==> flow/design.v <==
module alu(
    input [31:0] a, b,
    input [2:0] f,
    output reg [31:0] result,
    output reg zero,
    output reg overflow,
    output reg carry,
    output reg negative
);
    wire [32:0] temp;
    wire [31:0] sum;
    wire [31:0] slt_result;
    wire [31:0] b_op;
    assign b_op = (f == 3'b001) ? ~b : b;
    assign temp = {1'b0, a} + {1'b0, b_op} + (f == 3'b001 ? 1 : 0);
    assign sum = temp[31:0];
    assign slt_result = ($signed(a) < $signed(b)) ? 32'b1 : 32'b0;
    always @(*) begin
        case (f)
            3'b000: result = sum;    
            3'b001: result = sum;    
            3'b010: result = a & b;  
            3'b011: result = a | b;  
            3'b100: result = slt_result;  
            3'b101: result = a ^ b;  
            3'b110: result = a << b[4:0];  
            3'b111: result = a >> b[4:0];  
            default: result = 32'b0;
        endcase
        zero = (result == 32'b0);
        negative = result[31];
        if (f == 3'b000 || f == 3'b001) begin
            carry = temp[32];
        end else begin
            carry = 1'b0;
        end
        overflow = 1'b0;
        if (f == 3'b000) begin
            overflow = ((a[31] == b[31]) && (result[31] != a[31]));
        end else if (f == 3'b001) begin
            overflow = ((a[31] != b[31]) && (result[31] != a[31]));
        end
    end
endmodule
module datapath (
    input clk, reset,
    input [31:0] instr,
    input [31:0] read_data,
    output [31:0] pc,
    output [31:0] alu_result,
    output [31:0] write_data
);
    reg [31:0] regfile [31:0];
    reg [31:0] pc_reg;
    wire [31:0] src_a, src_b;
    wire [31:0] imm_ext;
    wire [2:0] alu_ctrl;
    wire [31:0] alu_out;
    always @(posedge clk or posedge reset) begin
        if (reset) begin
            pc_reg <= 0;
        end else begin
            pc_reg <= pc_reg + 4;
        end
    end
    assign pc = pc_reg;
    assign src_a = regfile[instr[19:15]];
    assign src_b = (instr[6:0] == 7'b0010011) ? imm_ext : regfile[instr[24:20]];
    assign write_data = regfile[instr[24:20]];
    alu alu_unit (
        .a(src_a),
        .b(src_b),
        .f(alu_ctrl),
        .result(alu_out)
    );
    always @(posedge clk) begin
        if (instr[6:0] == 7'b0110011) begin  
            regfile[instr[11:7]] <= alu_out;
        end else if (instr[6:0] == 7'b0010011) begin  
            regfile[instr[11:7]] <= alu_out;
        end else if (instr[6:0] == 7'b0000011) begin  
            regfile[instr[11:7]] <= read_data;
        end
    end
    assign alu_result = alu_out;
endmodule
# Step by step through the tools: datapath
# The steps from the RTL of datapath to its reports follow in flow order.
# Line numbers count from 1 in the design file above.
# Operators carry their Yosys type and port widths (W data, S select, Z words).
# Cell names lack the library's common part.
# Not given: n/a
# setup
design,datapath
clock_port,clk
library,sky130hd
pvt_corner,tt_025C_1v80

# Word level
# Counts by Yosys on the flattened word-level netlist (proc, flatten, opt, wreduce; memories kept). Register bits leave out memories and registers merged into their read ports (data or address); mux counts leave out enables and synchronous resets folded into registers. Print and check cells are left out. Cells with the same type and inputs are merged into one.
# Yosys's memory passes give these memory sizes; they may raise the number of words (mostly to a power of two), join words into wider ones and drop unused or constant bits.
# bits
ff_bits,32
ramBits,1024
n_memories,1
out_inout_bits,96
word_cells,45
# classes
addsub,3
cmp,1
n_eq,10
n_shift,2
mux,19
n_logic,6
n_reduce_logical,2
# mem_list
name,words,width,read_ports,wr,line,text
regfile,32,32,2,1,53,reg [31:0] regfile [31:0];
# ops
cell,n
$mux W32,10
$pmux W32 S7,1
$add A32 B32 Y32,2
$add A32 B3 Y32 const B,1
$lt A32 B32 Y1,1
$and A32 B32 Y32,1
$or A32 B32 Y32,1
$xor A32 B32 Y32,1
$shl A32 B5 Y32,1
$shr A32 B5 Y32,1
$not A32 Y32,1
$eq A3 B3 Y1 const B,4
$mux W1,8
$eq A7 B2 Y1 const B,1
$eq A7 B5 Y1 const B,1
$eq A7 B6 Y1 const B,1
$eq A3 B2 Y1 const B,2
$eq A3 B1 Y1 const B,1
$logic_not A3 Y1,1
$or A1 B1 Y1,2
$reduce_or A2 Y1,1

# Logic depth
# Depth = most cells in a row (Yosys ltp): at word level without a register or memory, in the mapped netlist without a sequential cell, where the memories' decode and read muxes count.
# logic_depth
word_depth,11
ABC_AREA,0
depth_mapped,18
depth_no_buf,14

# Mapped cells and area
# The flow's flattened synthesis, as Yosys stat reports it; memories are mapped. The netlist is that of the ABC_AREA named above (0 if unset); the other value can give another one.
# Totals and module areas in this step are rounded.
# synth_totals
cells,2304
yosys_area_um2,50000
seq_area_um2,32000
ffs,1054
buffers,159
# by_type
type,n,type_area_um2
edfxtp_1,1024,3.07E+04
mux4_2,633,1.43E+04
mux2_2,91,1.02E+03
dfrtp_1,30,750.72
ha_1,31,387.872
clkbuf_1,83,311.549
xnor2_1,35,306.544
nor2_1,61,228.97
buf_1,48,180.173
a21oi_1,35,175.168
xor2_1,19,166.41
nand2_1,29,108.854
buf_2,21,105.101
nand3_1,16,80.077
a21o_1,10,75.072
mux4_4,3,75.072
o21ai_0,13,65.062
inv_1,17,63.811
# Not listed: further types 35, cells in them 105.
# The figures by module come from a second, unflattened synthesis with its own total; it is not the netlist above.
# unflattened
hier_cells,4738
hier_area_um2,59000
# Rows give one instance, submodules left out.
# by_module
mod,instances,n_cells,area_um2,seq_area_um2
datapath,1,3549,50000,32000
alu,1,1189,8500,0.0

# Timing after synthesis
# Source: OpenSTA report_checks on the synthesized netlist (no wires, ideal clock, input and output delay 20% of the period each), path of least setup slack; recovery checks are left aside. Register names are those of the netlist, which keeps one name where synthesis merged equal registers.
# synth_timing
path_kind,input port to flip-flop
from,input instr[15]
to,memory regfile[0][30]
tclk_ns,8.58
input_delay_ns,1.716
setup_time_ns,0.564
t_arrival_ns,7.705
slack_ns,0.311
delay_ns,6.553
stages,15
synth_period_reached_ns,8.269
# "delay_ns" is the arrival time less input delay plus setup time.
# "stages": output pins that drive a net of the path, with the launching flip-flop's if there is one; two outputs of one cell count as two.
# "synth_period_reached_ns" = period - worst setup slack (recovery checks aside). The figure is calculated, with input and output delays left at 20% of the set period.
# synth_via
path_cell_list,buf_2 clkbuf_1 buf_1 mux4_2 mux4_2 mux2_2 ha_1 and3_1 and3_1 nand3_1 a21oi_1 o311ai_0 o211a_1 o311a_1 o41ai_1
# synth_lines
item,line,text
start: declaration,47,"input [31:0] instr,"
end: declaration,53,reg [31:0] regfile [31:0];
# Chain of elaborated cells between the ends: none given.

# Worst path after layout
# Path of least setup slack in the final report of record 1 (OpenROAD, finished layout, wires in). Where an end is a register, its clock arrival counts in the times.
# layout_timing
path_kind,input port to output port
from,input instr[15]
to,output alu_result[30]
tclk_ns,18.3
input_delay_ns,3.66
out_delay_ns,3.66
t_arrival_ns,10.51
slack_ns,4.13
stages,17
# The rows between start and end are the longest chain of elaborated cells between them; the timing report does not say that the signal goes this way. Where chains are equally long, one stands for them.
# Each line given opens the expression or statement behind the cell; cells for indexed reads and writes are added by Yosys, which also makes memories of some case tables.
# The chain passes a memory read, where the word-level depth is cut; so it can be longer than that depth.
# layout_via
path_cell_list,buf_8 buf_4 mux4_2 mux4_2 mux2i_1 inv_1 ha_1 a21oi_1 o21ai_0 nand4_1 a21oi_1 o311ai_0 buf_4 o211a_1 o311a_1 nor3_1 clkdlybuf4s50_1
elab_chain_cells,4
# layout_lines
item,line,text
start: declaration,47,"input [31:0] instr,"
$mem_v2 Z32 W32,53,reg [31:0] regfile [31:0];
$add A32 B32 Y32 x2,15,"assign temp = {1'b0, a} + {1'b0, b_op} + (f == 3'b001 ? 1 : 0);"
$pmux W32 S7,19,case (f)
end: declaration,50,"output [31:0] alu_result,"

Measured results for datapath: 2 stored runs of the Yosys and OpenROAD flow on sky130hd. The settings differ; the order carries no meaning. The constraints put input and output delay at 20% of the set period each and load the outputs with 0.01 pF.
"clock_period_reached_ns" is the run's clock period less its worst setup slack. It is reckoned from that one timing run; input and output delays stay at 20% of the period that was set.
"worst_path_time_ns" = time allowed to the worst setup path (clock period - input delay - output delay, where it has them) - its slack; a late launch clock adds to it, a late capture clock takes from it.
"final_power_w" rests on the timing tool's default activity at the inputs, not on a simulated workload.
Measured values are rounded.

Record 1, flow files:
==> flow/run.sh <==
#!/bin/bash
# the make line also repeats the synthesis and layout settings of config.mk as NAME=value (left out here)
make -C /OpenROAD-flow-scripts/flow DESIGN_CONFIG=/design/flow/config.mk WORK_HOME=/design/flow/orfs CLKGATE_MAP_FILE= finish
==> flow/config.mk <==
export PLATFORM = sky130hd
export DESIGN_NAME = datapath
export DESIGN_NICKNAME = datapath
export VERILOG_FILES = /design/flow/design.v
export SDC_FILE = /design/flow/constraint.sdc
export NUM_CORES = 4
export LEC_CHECK = 0
export ABC_AREA = 0
export CAP_MARGIN = 35
export CORE_MARGIN = 3
export CORE_UTILIZATION = 30
export CTS_CLUSTER_SIZE = 42
export GPL_ROUTABILITY_DRIVEN = 1
export HOLD_SLACK_MARGIN = 0.03
export PLACE_DENSITY_LB_ADDON = 0.13
export SETUP_SLACK_MARGIN = 0.25
export SLEW_MARGIN = 5
==> flow/constraint.sdc <==
create_clock -name core_clock -period 18.3 [get_ports {clk}]
set_input_delay 3.6600 -clock core_clock [delete_from_list [all_inputs] [get_ports {clk}]]
set_output_delay 3.6600 -clock core_clock [all_outputs]
set_load 0.01 [all_outputs]

==> results of record 1, as CSV <==
result,value
worst_path_time_ns,6.85
critical_path_kind,"input port to output port"
hold_worst_slack_ns,0.47
stdcell_area_um2,59000
ys_area_um2,50000
final_power_w,0.0063
total_die_area_um2,170000
tns_ns,0.000
finish.utilization_frac,0.36
clock_period_reached_ns,14.172
setup_worst_slack_ns,4.1

Record 2, flow files:
==> flow/run.sh <==
#!/bin/bash
# the make line also repeats the synthesis and layout settings of config.mk as NAME=value (left out here)
make -C /OpenROAD-flow-scripts/flow DESIGN_CONFIG=/design/flow/config.mk WORK_HOME=/design/flow/orfs CLKGATE_MAP_FILE= finish
==> flow/config.mk <==
export PLATFORM = sky130hd
export DESIGN_NAME = datapath
export DESIGN_NICKNAME = datapath
export VERILOG_FILES = /design/flow/design.v
export SDC_FILE = /design/flow/constraint.sdc
export NUM_CORES = 4
export LEC_CHECK = 0
export ABC_AREA = 1
export CAP_MARGIN = 20
export CELL_PAD_IN_SITES_GLOBAL_PLACEMENT = 1
export CORE_MARGIN = 2
export CORE_UTILIZATION = 67
export CTS_CLUSTER_DIAMETER = 64
export GPL_TIMING_DRIVEN = 1
export PLACE_DENSITY_LB_ADDON = 0.06
export SETUP_SLACK_MARGIN = 1.87
export SLEW_MARGIN = 0
==> flow/constraint.sdc <==
create_clock -name core_clock -period 7.14 [get_ports {clk}]
set_input_delay 1.4280 -clock core_clock [delete_from_list [all_inputs] [get_ports {clk}]]
set_output_delay 1.4280 -clock core_clock [all_outputs]
set_load 0.01 [all_outputs]

==> results of record 2, as CSV <==
result,value
worst_path_time_ns,3.32
critical_path_kind,"input port to output port"
hold_worst_slack_ns,0.47
stdcell_area_um2,66000
ys_area_um2,53000
final_power_w,0.017
total_die_area_um2,81000
tns_ns,0.000
finish.utilization_frac,0.84
clock_period_reached_ns,6.175
setup_worst_slack_ns,0.96
